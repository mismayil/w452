==> flow/design.v <==
module ieee754_sp(output [31:0] d, output reg done,
  input clk, input [31:0] a, b, input [1:0] op, input go, reset);
    parameter sign_bit = 31,
              exp_msb = 30,
              exp_lsb = 23,
              frac_msb = 22,
              frac_lsb = 0;
    parameter [7:0] bias = 127;
    parameter [1:0] st_ready = 0,
                    st_calc = 1,
                    st_norm = 2;
    parameter [1:0] op_mult = 0,
                    op_div = 1,
                    op_add = 2,
                    op_sub = 3;
    parameter [31:0] PZERO = {1'b0, {8{1'b0}}, {23{1'b0}}},
                     NZERO = {1'b1, {8{1'b0}}, {23{1'b0}}},
                     PINFINITY = {1'b0, {8{1'b1}}, {23{1'b0}}},
                     NINFINITY = {1'b1, {8{1'b1}}, {23{1'b0}}},
                     NAN = {1'bx, {8{1'b1}}, {23{1'b1}}};
    reg [1:0] state;
    reg [31:0] regA, regB;
    reg [7:0] shift;
    reg [7:0] exp;
    reg [47:0] sig;
    reg sign, signA, signB;
    reg [7:0] expA, expB;
    reg [23:0] sigA, sigB;
    integer iexp, UNDERFLOW = 0, OVERFLOW = 255;
    always @(posedge clk, posedge reset) begin
        if (reset) begin
            done <= 0;
            state <= st_ready;
        end
        else
          case (state)
              st_ready: if (go) state <= st_calc;
              st_calc: state <= st_norm;
              st_norm: if (sig[47:46] == 2'b01) state <= st_ready;
          endcase
    end
    always @(posedge clk, posedge reset) begin
        if (reset == 0) begin
            if (state == st_ready && go) begin
                regA <= a;
                regB <= b;
                done <= 0;
            end
            else if (state == st_calc) begin
                if (op == op_sub) regB[sign_bit] = ~regB[sign_bit];
                sigA = {1'b1, regA[frac_msb:frac_lsb]};
                sigB = {1'b1, regB[frac_msb:frac_lsb]};
                expA = regA[exp_msb:exp_lsb];
                expB = regB[exp_msb:exp_lsb];
                signA = regA[sign_bit];
                signB = regB[sign_bit];
                shift = 0;
                iexp = 0;
                if (op == op_add || op == op_sub) begin
                    if ((regA[30:23] == NAN[30:23] && regA[22:0] > 0) || (regB[30:23] == NAN[30:23] && regB[22:0] > 0)) {sign, exp, sig[45:23]} = NAN;
                    else if (regA == PINFINITY && regB == PINFINITY) {sign, exp, sig[45:23]} = PINFINITY;
                    else if (regA == NINFINITY && regB == NINFINITY) {sign, exp, sig[45:23]} = NINFINITY;
                    else if ((regA == PINFINITY && regB == NINFINITY) || (regA == NINFINITY && regB == PINFINITY)) {sign, exp, sig[45:23]} = NAN;
                    else begin
                        if (expA > expB) begin
                            exp = expA;
                            iexp = expA;
                            shift = expA - expB;
                            sigB = sigB >> shift;
                        end
                        else begin
                            exp = expB;
                            iexp = expB;
                            shift = expB - expA;
                            sigA = sigA >> shift;
                        end
                        if (signA == signB) begin
                            sig[47:23] = sigA + sigB;
                            sign = signA & signB;
                        end
                        else begin
                            if (sigA >= sigB) begin
                                sig[47:23] = sigA - sigB;
                                sign = signA;
                            end
                            else begin
                                sig[47:23] = sigB - sigA;
                                sign = signB;
                            end
                        end
                    end
                end
                if (op == op_mult) begin
                    if (((regA == PZERO || regA == NZERO) && (regB == PINFINITY || regB == NINFINITY)) ||
                       ((regB == PZERO || regB == NZERO) && (regA == PINFINITY || regA == NINFINITY))) {sign, exp, sig[45:23]} = NAN;
                    else if ((regA == PINFINITY || regA == NINFINITY) || (regB == PINFINITY || regB == NINFINITY)) {sign, exp, sig[45:23]} = {signA ^ signB, PINFINITY[30:0]};
                    else if (regA == PZERO || regA == NZERO || regB == PZERO || regB == NZERO) {sign, exp, sig[45:23]} = {signA ^ signB, PZERO[30:0]};
                    else begin
                        sign = signA ^ signB;
                        exp = expA + expB - bias;
                        iexp = expA + expB - bias;
                        sig = sigA * sigB;
                    end
                end
                if (op == op_div) begin
                    if (((regA == PZERO || regA == NZERO) && (regB == PZERO || regB == NZERO)) ||
                        ((regA == PINFINITY || regB == NINFINITY) && (regB == PINFINITY || regB == NINFINITY))) {sign, exp, sig[45:23]} = NAN;
                    else if (regB == PZERO || regB == NZERO) {sign, exp, sig[45:23]} = {signA ^ signB, PINFINITY[30:0]};
                    else if (regA == PZERO || regA == NZERO || regB == PINFINITY || regB == NINFINITY) {sign, exp, sig[45:23]} = {signA ^ signB, PZERO[30:0]};
                    else begin
                        sign = signA ^ signB;
                        exp = expA - expB + bias;
                        iexp = expA - expB + bias;
                        sig = {sigA, {46{1'b0}}} / sigB;
                    end
                end
                if (iexp <= UNDERFLOW) {exp, sig[45:23]} = PZERO[30:0];
                if (iexp >= OVERFLOW) {exp, sig[45:23]} = PINFINITY[30:0];
            end
            else if (state == st_norm) begin
                if ({sign, exp, sig[45:23]} == PINFINITY ||
                    {sign, exp, sig[45:23]} == NINFINITY ||
                    {sign, exp, sig[45:23]} == PZERO ||
                    {sign, exp, sig[45:23]} == NZERO ||
                    (exp == NAN[30:23] && exp[22:0] > 0)) begin sig[47:46] = 2'b01; done = 1; end
                else if (sig[47:46] != 2'b01) begin
                    if (sig[47]) begin
                        sig = sig >> 1;
                        exp = exp + 1;
                    end
                    else begin
                        sig = sig << 1;
                        exp = exp - 1;
                    end
                end
                else done = 1;
            end
        end
    end
    assign d[sign_bit] = sign;
    assign d[exp_msb:exp_lsb] = exp;
    assign d[frac_msb:frac_lsb] = sig[45:23];
endmodule
module regfile(
		input [3:0] wr_num, input [31:0] wr_data, input wr_en,
		input [3:0] rd0_num, output [31:0] rd0_data,
		input [3:0] rd1_num, output [31:0] rd1_data,
		input clk);
    parameter n=32;
    reg[31:0] data [1:15];  
    always @(posedge clk)
        if(wr_en && wr_num!=0) data[wr_num] <= wr_data;
    assign rd0_data = (rd0_num!=0) ? data[rd0_num] : 32'h00000000;
    assign rd1_data = (rd1_num!=0) ? data[rd1_num] : 32'h00000000;
endmodule
module w452(
    	output [31:1] mem_wr_addr, output [31:0] mem_wr_data, output mem_wr_en,
    	output [31:1] mem_rd0_addr, input [15:0] mem_rd0_data,
    	output [31:1] mem_rd1_addr, input [31:0] mem_rd1_data,
    	input reset, clk);
	parameter[3:0]
		OP_BEQ = 4'b0000, OP_BNE = 4'b0001, OP_BLT = 4'b0010, OP_BLE = 4'b0011,
		OP_JR  = 4'b0100, OP_JRL = 4'b0101, OP_LD  = 4'b0110, OP_ST  = 4'b0111,
		OP_ADD = 4'b1000, OP_SUB = 4'b1001, OP_ADI = 4'b1010, OP_LDP = 4'b1011,
		OP_FAD = 4'b1100, OP_FSB = 4'b1101, OP_FML = 4'b1110, OP_FDV = 4'b1111;
    parameter[2:0] STATE_IF = 3'b000,
                   STATE_ID = 3'b001,
                   STATE_EX = 3'b010,
                   STATE_ME = 3'b011,
                   STATE_WB = 3'b100;
    wire[3:0] reg_rd_addr [0:1];
    wire[31:0] reg_rd_data [0:1];
    reg[3:0] reg_wr_addr;
    reg[31:0] reg_wr_data;
    reg reg_wr_en;
    regfile regfile_0(
        .wr_data(reg_wr_data), .wr_num(reg_wr_addr), .wr_en(reg_wr_en),
        .rd0_data(reg_rd_data[0]), .rd1_data(reg_rd_data[1]),
        .rd0_num(reg_rd_addr[0]), .rd1_num(reg_rd_addr[1]),
        .clk(clk));
	wire[31:0] sp_out;
	wire sp_done;
	reg[1:0] sp_op;
	reg sp_go;
    parameter[1:0] SP_MULT = 0, SP_DIV = 1, SP_ADD = 2, SP_SUB = 3;
    ieee754_sp sp(.d(sp_out), .done(sp_done),
		.a(reg_rd_data[0]), .b(reg_rd_data[1]),
		.op(sp_op), .go(sp_go),
		.reset(reset), .clk(clk));
    reg sten;
    reg[1:0] fpc;
    reg[31:1] pc, ldaddr, staddr, memaddr;
    reg[2:0] state;
    reg[15:0] instr;
    reg[3:0] op, rs, rt, rd, imm4;
    reg[7:0] imm8;
    reg[31:0] rsdata, rtdata, rddata, lddata, stdata, fpdata;
    assign mem_wr_en = sten;
    assign mem_wr_addr = staddr;
    assign mem_wr_data = stdata;
    assign mem_rd0_addr = pc;
    assign mem_rd1_addr = ldaddr;
    assign reg_rd_addr[0] = rs;
    assign reg_rd_addr[1] = rt;
    always@(posedge clk or posedge reset) begin
        if(reset) begin
            pc <= 0;
            fpc <= 0;
            reg_wr_en <= 0;
            sten <= 0;
            state <= STATE_IF;
        end
        else begin
            case (state)
                STATE_IF: begin
                    instr <= mem_rd0_data;
                    pc <= pc + 1;
                    reg_wr_en <= 0;
                    fpc <= 0;
                    state <= STATE_ID;
                end
                STATE_ID: begin
                    op <= instr[15:12];
                    rs <= instr[11:8];
                    imm8 <= instr[7:0];
                    rt <= instr[7:4];
                    imm4 <= instr[3:0];
                    rd <= instr[3:0];
                    state <= STATE_EX;
                end
                STATE_EX: begin
                    rsdata = (rs) ? reg_rd_data[0] : 0;
                    rtdata = (rt) ? reg_rd_data[1] : 0;
                    state <= STATE_ME;
                    case (op)
                        OP_BEQ: begin
                            if (rsdata == 0) pc <= pc + {{24{imm8[7]}}, imm8};
                        end
                        OP_BNE: begin
                            if (rsdata != 0) pc <= pc + {{24{imm8[7]}}, imm8};
                        end
                        OP_BLT: begin
                            if (rsdata < 0) pc <= pc + {{24{imm8[7]}}, imm8};
                        end
                        OP_BLE: begin
                            if (rsdata <= 0) pc <= pc + {{24{imm8[7]}}, imm8};
                        end
                        OP_ADD: begin
                            rddata <= rsdata + rtdata;
                        end
                        OP_SUB: begin
                            rddata <= rsdata - rtdata;
                        end
                        OP_ADI: begin
                            rsdata <= rsdata + {{24{imm8[7]}}, imm8};
                        end
                        OP_JR: begin
                            pc <= rsdata[31:1] + {{24{imm8[7]}}, imm8};
                        end
                        OP_JRL: begin
                            rddata <= {pc, 1'b0};
                            pc <= rsdata[31:1] + {{24{imm8[7]}}, imm8};
                        end
                        OP_LD: begin
                            memaddr <= rsdata[31:1] + ({{28{imm4[3]}}, imm4} << 1);
                        end
                        OP_ST: begin
                            memaddr <= rsdata[31:1] + ({{28{imm4[3]}}, imm4} << 1);
                        end
                        OP_LDP: begin
                            memaddr <= pc + {{24{imm8[7]}}, imm8};
                        end
                        OP_FAD: begin
                            sp_op <= SP_ADD;
                        end
                        OP_FSB: begin
                            sp_op <= SP_SUB;
                        end
                        OP_FML: begin
                            sp_op <= SP_MULT;
                        end
                        OP_FDV: begin
                            sp_op <= SP_DIV;
                        end
                    endcase
                    if (op == OP_FAD || op == OP_FSB || op == OP_FML || op == OP_FDV) begin
                        if (fpc < 2) begin
                            fpc <= fpc + 1;
                            sp_go <= 1;
                            state <= STATE_EX;
                        end
                        else begin
                            if (sp_done) fpdata <= sp_out;
                            else state <= STATE_EX;
                            if (sp_go) sp_go <= 0;
                        end
                    end
                end
                STATE_ME: begin
                    if (op == OP_LD || op == OP_LDP) begin
                        ldaddr <= memaddr;
                    end
                    if (op == OP_ST) begin
                        sten <= 1;
                        staddr <= memaddr;
                        stdata <= rtdata;
                    end
                    state <= STATE_WB;
                end
                STATE_WB: begin
                    lddata = mem_rd1_data;
                    sten <= 0;
                    if (op == OP_ADD || op == OP_SUB) begin
                        reg_wr_en <= 1;
                        reg_wr_addr <= rd;
                        reg_wr_data <= rddata;
                    end
                    if (op == OP_ADI) begin
                        reg_wr_en <= 1;
                        reg_wr_addr <= rs;
                        reg_wr_data <= rsdata;
                    end
                    if (op == OP_JRL) begin
                        reg_wr_en <= 1;
                        reg_wr_addr <= 15;
                        reg_wr_data <= rddata;
                    end
                    if (op == OP_LD) begin
                        reg_wr_en <= 1;
                        reg_wr_addr <= rt;
                        reg_wr_data <= lddata;
                    end
                    if (op == OP_LDP) begin
                        reg_wr_en <= 1;
                        reg_wr_addr <= rs;
                        reg_wr_data <= lddata;
                    end
                    if (op == OP_FAD || op == OP_FSB || op == OP_FML || op == OP_FDV) begin
                        reg_wr_en <= 1;
                        reg_wr_addr <= rd;
                        reg_wr_data <= fpdata;
                    end
                    state <= STATE_IF;
                end
                default: state <= STATE_IF;
            endcase
        end
    end
endmodule
# Step by step through the tools: w452
# What the tools print for w452, step after step.
# Lines are those of the file above, counted from 1.
# Library cell names are shortened.
# The mark n/a stands for no value.
[inputs]
design = "w452"
clock = "clk"
cell_library = "sky130hd"
lib_corner = "tt_025C_1v80"

# Word-level counts
# Yosys after proc, flatten, opt, wreduce and memory -nomap, before mapping. Print and check cells are not counted. Equal cells are merged and count once.
# Memory sizes are those after Yosys's memory passes, which may raise the word count (mostly to a power of two), join words into wider ones and drop unused or constant bits.
[bits]
register_bits = 333
latch_bits = 0
ram_bits = 480
input_bits = 50
memories = 1
elab_cells = 127
mem_bits_ro = 0
out_inout_bits = 126
clocked_rd_ports_x_width = 64
[mem_list]
columns = ["memory", "words", "word_bits", "rd", "wr", "line", "rtl"]
rows = [
  ["regfile_0.data", 15, 32, 2, 1, 150, "reg[31:0] data [1:15];"],
]
[classes]
n_div = 0
addsub = 7
n_reduce_logical = 32
n_mul = 0
n_cmp = 2
n_eq = 26
logic = 1
n_mux = 39
n_shift = 0
[ops]
columns = ["cell", "n"]
rows = [
  ["2-to-1 mux 32 bit", 10],
  ["parallel mux 31 bit (select 5 bit)", 1],
  ["parallel mux 31 bit (select 2 bit)", 2],
  ["2-to-1 mux 31 bit", 4],
  ["parallel mux 32 bit (select 3 bit)", 1],
  ["adder 31 bit", 3],
  ["adder 32 bit", 2],
  ["2-to-1 mux 4 bit", 9],
  ["<= comparator 32 x 1 -> 1 bit (second input constant)", 1],
  ["< comparator 32 x 1 -> 1 bit (second input constant)", 1],
  ["subtractor 32 bit", 1],
  ["zero test 32 bit", 1],
  ["nonzero test 32 bit", 1],
  ["equality test 4 bit (second input constant)", 8],
  ["adder 31 x 1 -> 31 bit (second input constant)", 1],
  ["equality test 4 x 3 -> 1 bit (second input constant)", 4],
  ["AND reduction 3 bit", 5],
  ["!= test 3 bit (second input constant)", 4],
  ["nonzero test 4 bit", 3],
  ["parallel mux 3 bit (select 4 bit)", 1],
  ["AND reduction 2 bit", 5],
  ["2-to-1 mux 1 bit", 9],
  ["nonzero test 2 bit", 4],
  ["equality test 4 x 2 -> 1 bit (second input constant)", 2],
  ["!= test 7 bit (second input constant)", 1],
  ["equality test 3 x 2 -> 1 bit (second input constant)", 2],
  ["!= test 6 bit (second input constant)", 1],
  ["AND reduction 6 bit", 1],
]
# Not listed: further kinds 13, cells in them 19.

# Depth
# Depth = most cells in a row (Yosys ltp): at word level without a register or memory, in the mapped netlist without a sequential cell, where the memories' decode and read muxes count.
[logic_depth]
word_depth = 9
ABC_AREA = 0
ltp_mapped = 28
mapped_depth_nobuf = 24

# Netlist
# The flow's flattened synthesis, as Yosys stat reports it; memories are mapped. The netlist is that of the ABC_AREA named above (0 if unset); the other value can give another one.
# The area totals of this step are shown rounded.
[mapped]
stdcells = 3461
ff_cells = 815
buf_cells = 190
sequential_area_mm2 = 0.0242
mapped_area_mm2 = 0.044
[types]
columns = ["cell", "n", "area_total_um2"]
rows = [
  ["edfxtp_1", 769, 2.31E+04],
  ["mux4_2", 195, 4.39E+03],
  ["ha_1", 130, 1626.56],
  ["nor2_1", 309, 1.16E+03],
  ["mux2i_1", 114, 1.14E+03],
  ["nand2_1", 294, 1.1E+03],
  ["a21oi_1", 214, 1.07E+03],
  ["xnor2_1", 106, 928.39],
  ["dfrtp_1", 37, 925.888],
  ["o21ai_0", 178, 890.854],
  ["a211oi_1", 67, 502.982],
  ["xor2_1", 54, 472.954],
  ["a21o_1", 61, 457.939],
  ["clkbuf_1", 113, 424.157],
  ["mux2_2", 37, 416.65],
  ["a31oi_1", 56, 350.336],
  ["inv_1", 87, 326.563],
  ["nor3_1", 53, 265.254],
]
# Not listed: further types 79, cells in them 587.
# By module: a second synthesis without flattening, with its own total; a netlist apart from the flattened one above.
[unflattened]
cells_unflattened = 26356
area_unflattened_mm2 = 0.208
# Rows give one instance, submodules left out.
[modules]
columns = ["mod", "n_cells", "area_mm2", "n_inst", "seq_area_mm2"]
rows = [
  ["ieee754_sp", 22759, 0.163, 1, 0.00371],
  ["w452", 2339, 0.0226, 1, 0.0107],
  ["regfile", 1258, 0.0219, 1, 0.0144],
]

# Path before layout
# OpenSTA on the mapped netlist: ideal clock, no wires. The path of least setup slack (recovery checks aside). Input and output delay are each 20% of the period. Register names are those of the netlist, which keeps one name where synthesis merged equal registers.
[synth_timing]
path_kind = "register -> register"
start = "reg (no name shown)"
end = "reg rddata[30]"
path_delay_ns = 5.585
path_slack_ns = 0.776
t_arrival_ns = 5.316
launch_ns = 0.000
period_ns = 6.36
path_buffers = 7
setup_ns = 0.269
path_stages = 23
required_ns = 6.091
synth_period_reached_ns = 5.584
# "path_delay_ns" is the arrival time less input delay plus setup time.
# "path_stages" counts driving pins, that of a launching flip-flop among them; a cell with two outputs on the path counts twice.
# "synth_period_reached_ns" is the clock period less the worst setup slack; recovery checks do not enter. This is arithmetic on one report: input and output delays are still those of the set period (20% each).
# At most two assigning lines are given for a register; there are more.
[synth_via]
cell_sequence = "dfxtp_1 buf_2 buf_6 buf_2 buf_4 buf_4 buf_2 buf_2 mux4_2 a211oi_1 inv_1 fa_1 nor2b_1 o21ai_0 a21boi_0 o221a_2 o211a_1 a221o_1 a41oi_1 o21ai_0 a211oi_1 xor2_1 o21ai_0"
[synth_lines]
columns = ["element", "line", "rtl"]
rows = [
  ["end, assigned", 249, "rddata <= rsdata + rtdata;"],
  ["end, assigned", 252, "rddata <= rsdata - rtdata;"],
  ["end, declared", 197, "reg[31:0] rsdata, rtdata, rddata, lddata, stdata, fpdata;"],
]
# No chain of elaborated cells between the ends is given.

# Path in the finished layout
# From the final timing report of flow run B: the path of least setup slack in the routed layout; clock arrival at registers is part of the times.
[layout_timing]
path_kind = "register -> register"
start = "reg (no name shown)"
end = "reg memaddr[30]"
path_stages = 20
launch_ns = 0.67
period_ns = 7.56
required_ns = 7.99
t_arrival_ns = 6.78
setup_ns = 0.26
path_slack_ns = 1.21
path_buffers = 0
# At most two assigning lines are given for a register; there are more.
[layout_via]
cell_sequence = "dfxtp_4 mux4_2 nand2_1 o21ai_0 o21ai_0 inv_1 ha_1 inv_1 fa_1 nor2b_1 o21ai_0 a21boi_0 o41ai_1 o211ai_1 nand4_1 a41oi_1 or4_1 a31oi_1 xor2_1 mux2i_1"
[layout_lines]
columns = ["element", "line", "rtl"]
rows = [
  ["end, assigned", 265, "memaddr <= rsdata[31:1] + ({{28{imm4[3]}}, imm4} << 1);"],
  ["end, assigned", 268, "memaddr <= rsdata[31:1] + ({{28{imm4[3]}}, imm4} << 1);"],
  ["end, declared", 192, "reg[31:1] pc, ldaddr, staddr, memaddr;"],
]
# No chain of elaborated cells between the ends is given.

Subject: w452 on sky130hd, stored results

Hello all,

Flow measurements of w452 on sky130hd: 2 stored runs with different settings, listed in no order. Input and output delays are each 20% of the period that was set; the output load is 0.01 pF.
"achievedPeriod_ns": clock period set for the run, less the worst setup slack. It is reckoned from that one timing run; input and output delays stay at 20% of the period that was set.
"critical_path_time_ns" = time allowed to the worst setup path (clock period - input delay - output delay, where it has them) - its slack; a late launch clock adds to it, a late capture clock takes from it.
"totalPower_w" rests on the timing tool's default activity at the inputs, not on a simulated workload.
The measured numbers are rounded.

# flow run A
==> flow/run.sh <==
#!/bin/bash
# the make line also repeats the synthesis and layout settings of config.mk as NAME=value (left out here)
make -C /OpenROAD-flow-scripts/flow DESIGN_CONFIG=/design/flow/config.mk WORK_HOME=/design/flow/orfs CLKGATE_MAP_FILE= finish
==> flow/config.mk <==
export PLATFORM = sky130hd
export DESIGN_NAME = w452
export DESIGN_NICKNAME = w452
export VERILOG_FILES = /design/flow/design.v
export SDC_FILE = /design/flow/constraint.sdc
export NUM_CORES = 4
export LEC_CHECK = 0
export ABC_AREA = 1
export CAP_MARGIN = 10
export CELL_PAD_IN_SITES_GLOBAL_PLACEMENT = 3
export CORE_ASPECT_RATIO = 1.55
export CORE_MARGIN = 2
export CORE_UTILIZATION = 52
export GPL_ROUTABILITY_DRIVEN = 0
export GPL_TIMING_DRIVEN = 1
export HOLD_SLACK_MARGIN = 0.02
export MAX_ROUTING_LAYER = met4
export PLACE_DENSITY_LB_ADDON = 0.07
export SETUP_SLACK_MARGIN = -0.09
export SLEW_MARGIN = 40
export TNS_END_PERCENT = 5
==> flow/constraint.sdc <==
create_clock -name core_clock -period 4.26 [get_ports {clk}]
set_input_delay 0.8520 -clock core_clock [delete_from_list [all_inputs] [get_ports {clk}]]
set_output_delay 0.8520 -clock core_clock [all_outputs]
set_load 0.01 [all_outputs]

==> flow run A: results <==
outcome="did not finish, placement stopped with FLW-0024"

# flow run B
==> flow/run.sh <==
#!/bin/bash
# the make line also repeats the synthesis and layout settings of config.mk as NAME=value (left out here)
make -C /OpenROAD-flow-scripts/flow DESIGN_CONFIG=/design/flow/config.mk WORK_HOME=/design/flow/orfs CLKGATE_MAP_FILE= finish
==> flow/config.mk <==
export PLATFORM = sky130hd
export DESIGN_NAME = w452
export DESIGN_NICKNAME = w452
export VERILOG_FILES = /design/flow/design.v
export SDC_FILE = /design/flow/constraint.sdc
export NUM_CORES = 4
export LEC_CHECK = 0
export CAP_MARGIN = 20
export CORE_MARGIN = 2
export CORE_UTILIZATION = 40
export SLEW_MARGIN = 20
==> flow/constraint.sdc <==
create_clock -name core_clock -period 7.56 [get_ports {clk}]
set_input_delay 1.5120 -clock core_clock [delete_from_list [all_inputs] [get_ports {clk}]]
set_output_delay 1.5120 -clock core_clock [all_outputs]
set_load 0.01 [all_outputs]

==> flow run B: results <==
post_synth_area_mm2=0.044
total_die_area_mm2=0.113
stdcell_area_mm2=0.0506
finish.utilization_pct=46.4
setup_ws_ns=1.21
setup_tns_ns=0.000
fin_hold_ws_ns=0.402
totalPower_w=0.00933
achievedPeriod_ns=6.349
critical_path_time_ns=6.35
worstPathKind="register -> register"

Thanks
